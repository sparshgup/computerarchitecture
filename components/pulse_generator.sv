==> flow/design.v <==
module adder_1(a, b, c_in, sum, c_out);
input wire a, b, c_in;
output logic sum, c_out;
always_comb begin : adder_gates
  sum = a ^ b ^ c_in;
  c_out = (a & b) | (a & c_in) | (b & c_in);
end
endmodule
`default_nettype none
module adder_n(a, b, c_in, sum, c_out);
parameter N = 32;  
input wire [N-1:0] a, b;
input wire c_in;
output logic [N-1:0] sum;
output logic c_out;
logic [N:0] carry;
always_comb begin
    carry[0] = c_in;
    c_out = carry[N];
end
genvar i;
generate
    for (i = 0; i < N; i = i + 1) begin: ripple_carry
        adder_1 ADDER (
            .a(a[i]), 
            .b(b[i]), 
            .c_in(carry[i]), 
            .sum(sum[i]), 
            .c_out(carry[i+1])
        );
    end
endgenerate
endmodule
`default_nettype none
module comparator_eq(a, b, out);
parameter N = 32;
input wire signed [N-1:0] a, b;
output logic out;
logic [N-1:0] result;
always_comb begin
    result = ~ (a ^ b);
    out = (&result);
end
endmodule
`default_nettype none
module pulse_generator(clk, rst, ena, ticks, out);
parameter N = 8;
input wire clk, rst, ena;
input wire [N-1:0] ticks;
output logic out;
logic [N-1:0] counter, counter_out;
logic c_eq;
adder_n #(.N(N)) increment_count (
    .a(counter),
    .b(1),
    .c_in(1'b0),
    .sum(counter_out)
);
comparator_eq #(.N(N)) eq (
    .a(ticks),
    .b(counter_out),
    .out(c_eq)
);
logic local_rst;
always_comb local_rst = rst | c_eq;
register #(.N(N)) counter_reg (
    .clk(clk),
    .ena(ena),
    .rst(local_rst),
    .d(counter_out),
    .q(counter)
);
always_comb out = c_eq & ena;
endmodule
`timescale 1ns/1ps
`default_nettype none
module register(clk, ena, rst, d, q);
parameter N = 1;
input wire clk, ena, rst;
input wire [N-1:0] d;
output logic [N-1:0] q;
always_ff @(posedge clk) begin : register
    if(rst) q <= 0;
    else if (ena) q <= d;
end
endmodule
== Reports on pulse_generator ==
The steps from the RTL of pulse_generator to its reports follow in flow order.
Lines are those of the file above, counted from 1.
Library cell names are shortened.
Not given: --
Design
  top module: pulse_generator
  clock input: clk
  cell library: sky130hd
  corner: tt_025C_1v80

== Word level ==
Source: Yosys, flattened and elaborated, memories not mapped. Widths are those after wreduce; folded enables and synchronous resets count as part of the registers. Registers that Yosys merges into a memory's read port (data or address) are not register bits. Print and check cells do not count. Equal cells are merged and count once.
Cells by class
  bitwise gates (word level): 18
  reductions and logical operators: 1
Operators with widths (number)
  XOR 8 bit: 1
  NOT 8 bit: 1
  AND reduction 8 bit: 1
  bitwise AND 1 bit: 7
  XOR 1 bit: 7
  bitwise OR 1 bit: 1
  NOT 1 bit: 1
Bit counts
  flip-flop bits (word level): 8
  input bits: 11
  output and inout bits: 1
  word-level cells: 20

== Longest topological paths ==
Longest topological path by Yosys (ltp), each cell counted once; first at word level (registers and memories cut), then after technology mapping (sequential cells cut; the memories' decode and read muxes count).
Depth
  depth in word-level cells: 11
  ABC_AREA: 0
  depth in mapped cells: 9
  mapped depth without buffers: 9

== Synthesis result ==
Source: synth_stat.txt of the flow (Yosys; design flattened, memories mapped). It holds for the ABC_AREA given above (unset counts as 0); a run with the other value may have another netlist.
Cells by type
  dfxtp_1: number 8, total area 160.154 µm²
  ha_1: number 6, total area 75.072 µm²
  xor2_1: number 7, total area 61.309 µm²
  a211oi_1: number 8, total area 60.058 µm²
  mux2i_1: number 6, total area 60.058 µm²
  xor3_2: number 1, total area 25.024 µm²
  nor4_4: number 1, total area 21.27 µm²
  xnor2_1: number 2, total area 17.517 µm²
  nor4_2: number 1, total area 12.512 µm²
  and3_1: number 1, total area 6.256 µm²
  buf_1: number 1, total area 3.754 µm²
  clkbuf_1: number 1, total area 3.754 µm²
  nand2_1: number 1, total area 3.754 µm²
Mapped netlist
  mapped cells: 44
  cell area after synthesis: 510.5 µm²
  sequential area: 160.2 µm²
  flip-flop cells: 8
  buffer cells: 2
The figures by module come from a second, unflattened synthesis with its own total; it is not the netlist above.
Second synthesis, totals
  cells (unflattened synthesis): 49
  area total of the unflattened synthesis: 553.0 µm²
Each row is one instance without its submodules.
Modules
  register (N=8): instances 1, cells 26, area 285.3 µm², seq. area 160.2 µm²
  adder_1: instances 8, cells 1, area 20.0 µm², seq. area 0.0 µm²
  comparator_eq (N=8): instances 1, cells 11, area 86.3 µm², seq. area 0.0 µm²
  pulse_generator: instances 1, cells 4, area 21.3 µm², seq. area 0.0 µm²
  adder_n (N=8): instances 1, cells 0, area 0.0 µm², seq. area 0.0 µm²

== Worst setup path after synthesis ==
Path of least setup slack by OpenSTA after synthesis, without wires, with an ideal clock, recovery checks aside; 20% of the period is set as input and as output delay. Where synthesis merged equal registers, the netlist keeps one of their names.
Timing path after synthesis
  kind: register to output
  start point: register counter_reg.q[0]
  end point: output port out
  period: 4.01 ns
  output delay: 0.802 ns
  time at the first pin: 0.000 ns
  arrival: 2.481 ns
  required time: 3.208 ns
  setup slack: 0.727 ns
  path delay: 2.481 ns
  stages on the path: 10
  path buffers: 0
  period reached after synthesis: 3.283 ns
"path delay" is the arrival time less input delay plus setup time.
A path that ends at an output port has no setup time.
"stages on the path": output pins that drive a net of the path, with the launching flip-flop's if there is one; two outputs of one cell count as two.
"period reached after synthesis" is the clock period less the worst setup slack; recovery checks do not enter. This is arithmetic on one report: input and output delays are still those of the set period (20% each).
Between the ends, after synthesis
  cell sequence: dfxtp_1 -> ha_1 -> ha_1 -> ha_1 -> ha_1 -> ha_1 -> ha_1 -> xor2_1 -> nor4_2 -> and3_1
  elaborated cells between the ends (all ways): 18
  RTL lines with such cells: 5
  classes of those cells: 17 x logic; 1 x reduce/logical
Ends and longest elaborated chain, after synthesis
  start: declaration: line 81  | output logic [N-1:0] q;
  start: assignment: line 83  | if(rst) q <= 0;
  start: assignment: line 84  | else if (ena) q <= d;
  end: declaration: line 50  | output logic out;
Chain of elaborated cells between the ends: none given.
Some nets on the timed path still bear RTL names; the line given drives or declares the net.
Nets with RTL names, path after synthesis
  increment_count.ripple_carry[6].ADDER.sum: line 5  | sum = a ^ b ^ c_in;

== Path in the finished layout ==
Path of least setup slack in the final report of record 1 (OpenROAD, finished layout, wires in). Where an end is a register, its clock arrival counts in the times.
Timing path after layout
  kind: register to output
  start point: register counter_reg.q[0]
  end point: output port out
  period: 2.97 ns
  output delay: 0.59 ns
  time at the first pin: 0.25 ns
  arrival: 2.47 ns
  required time: 2.38 ns
  setup slack: -0.10 ns
  stages on the path: 11
  path buffers: 1
Between the ends, after layout
  cell sequence: dfxtp_2 -> ha_1 -> ha_1 -> ha_1 -> ha_1 -> ha_1 -> ha_1 -> xor2_1 -> nor4_4 -> and3_1 -> buf_2
  elaborated cells between the ends (all ways): 18
  RTL lines with such cells: 5
  classes of those cells: 17 x logic; 1 x reduce/logical
Ends and longest elaborated chain, after layout
  start: declaration: line 81  | output logic [N-1:0] q;
  start: assignment: line 83  | if(rst) q <= 0;
  start: assignment: line 84  | else if (ena) q <= d;
  end: declaration: line 50  | output logic out;
Chain of elaborated cells between the ends: none given.
Some nets on the timed path still bear RTL names; the line given drives or declares the net.
Nets with RTL names, path after layout
  increment_count.ripple_carry[6].ADDER.sum: line 5  | sum = a ^ b ^ c_in;

Subject: flow runs of pulse_generator

Hi,

Settings and measured results of 2 stored flow runs for module pulse_generator (sky130hd), not sorted in any way. The constraints put input and output delay at 20% of the set period each and load the outputs with 0.01 pF.
"period achieved" = clock period - worst setup slack. The figure is calculated, with input and output delays left at 20% of the set period.
"worst setup path time" = time allowed to the worst setup path (clock period - input delay - output delay, where it has them) - its slack; a late launch clock adds to it, a late capture clock takes from it.
"total power after layout": no workload was simulated; the value follows from the tool's default switching activity.

==> record 1: settings <==
{ "period_ns": 2.97, "CORE_UTILIZATION": 46, "SETUP_SLACK_MARGIN": -0.24, "PLACE_DENSITY_LB_ADDON": 0.02, "CORE_MARGIN": 9, "TNS_END_PERCENT": 70, "GPL_TIMING_DRIVEN": 0, "CTS_CLUSTER_SIZE": 38, "CTS_CLUSTER_DIAMETER": 269, "CAP_MARGIN": 5, "MIN_ROUTING_LAYER": "met1", "SLEW_MARGIN": 20 }
==> record 1: results <==
standard-cell area after layout: 659.4 µm²
synthesis area: 510.5 µm²
utilization of the finished layout: 67.5 %
worst setup path time: 2.47 ns
class of the worst setup path: register to output
total power after layout: 0.2463 mW
period achieved: 3.065 ns
worst-case hold slack: 0.542 ns
setup slack of the critical path: -0.095 ns
full die area: 2633.2 µm²
final setup TNS: -0.095 ns

==> record 2: settings <==
{ "period_ns": 5.47, "CAP_MARGIN": 20, "CORE_MARGIN": 2, "CORE_UTILIZATION": 40, "SLEW_MARGIN": 20 }
==> record 2: results <==
standard-cell area after layout: 660.6 µm²
synthesis area: 510.5 µm²
utilization of the finished layout: 57.1 %
worst setup path time: 3.44 ns
class of the worst setup path: register to output
total power after layout: 0.1301 mW
period achieved: 4.537 ns
worst-case hold slack: 0.534 ns
setup slack of the critical path: 0.933 ns
full die area: 1578.1 µm²
final setup TNS: 0.000 ns

Regards
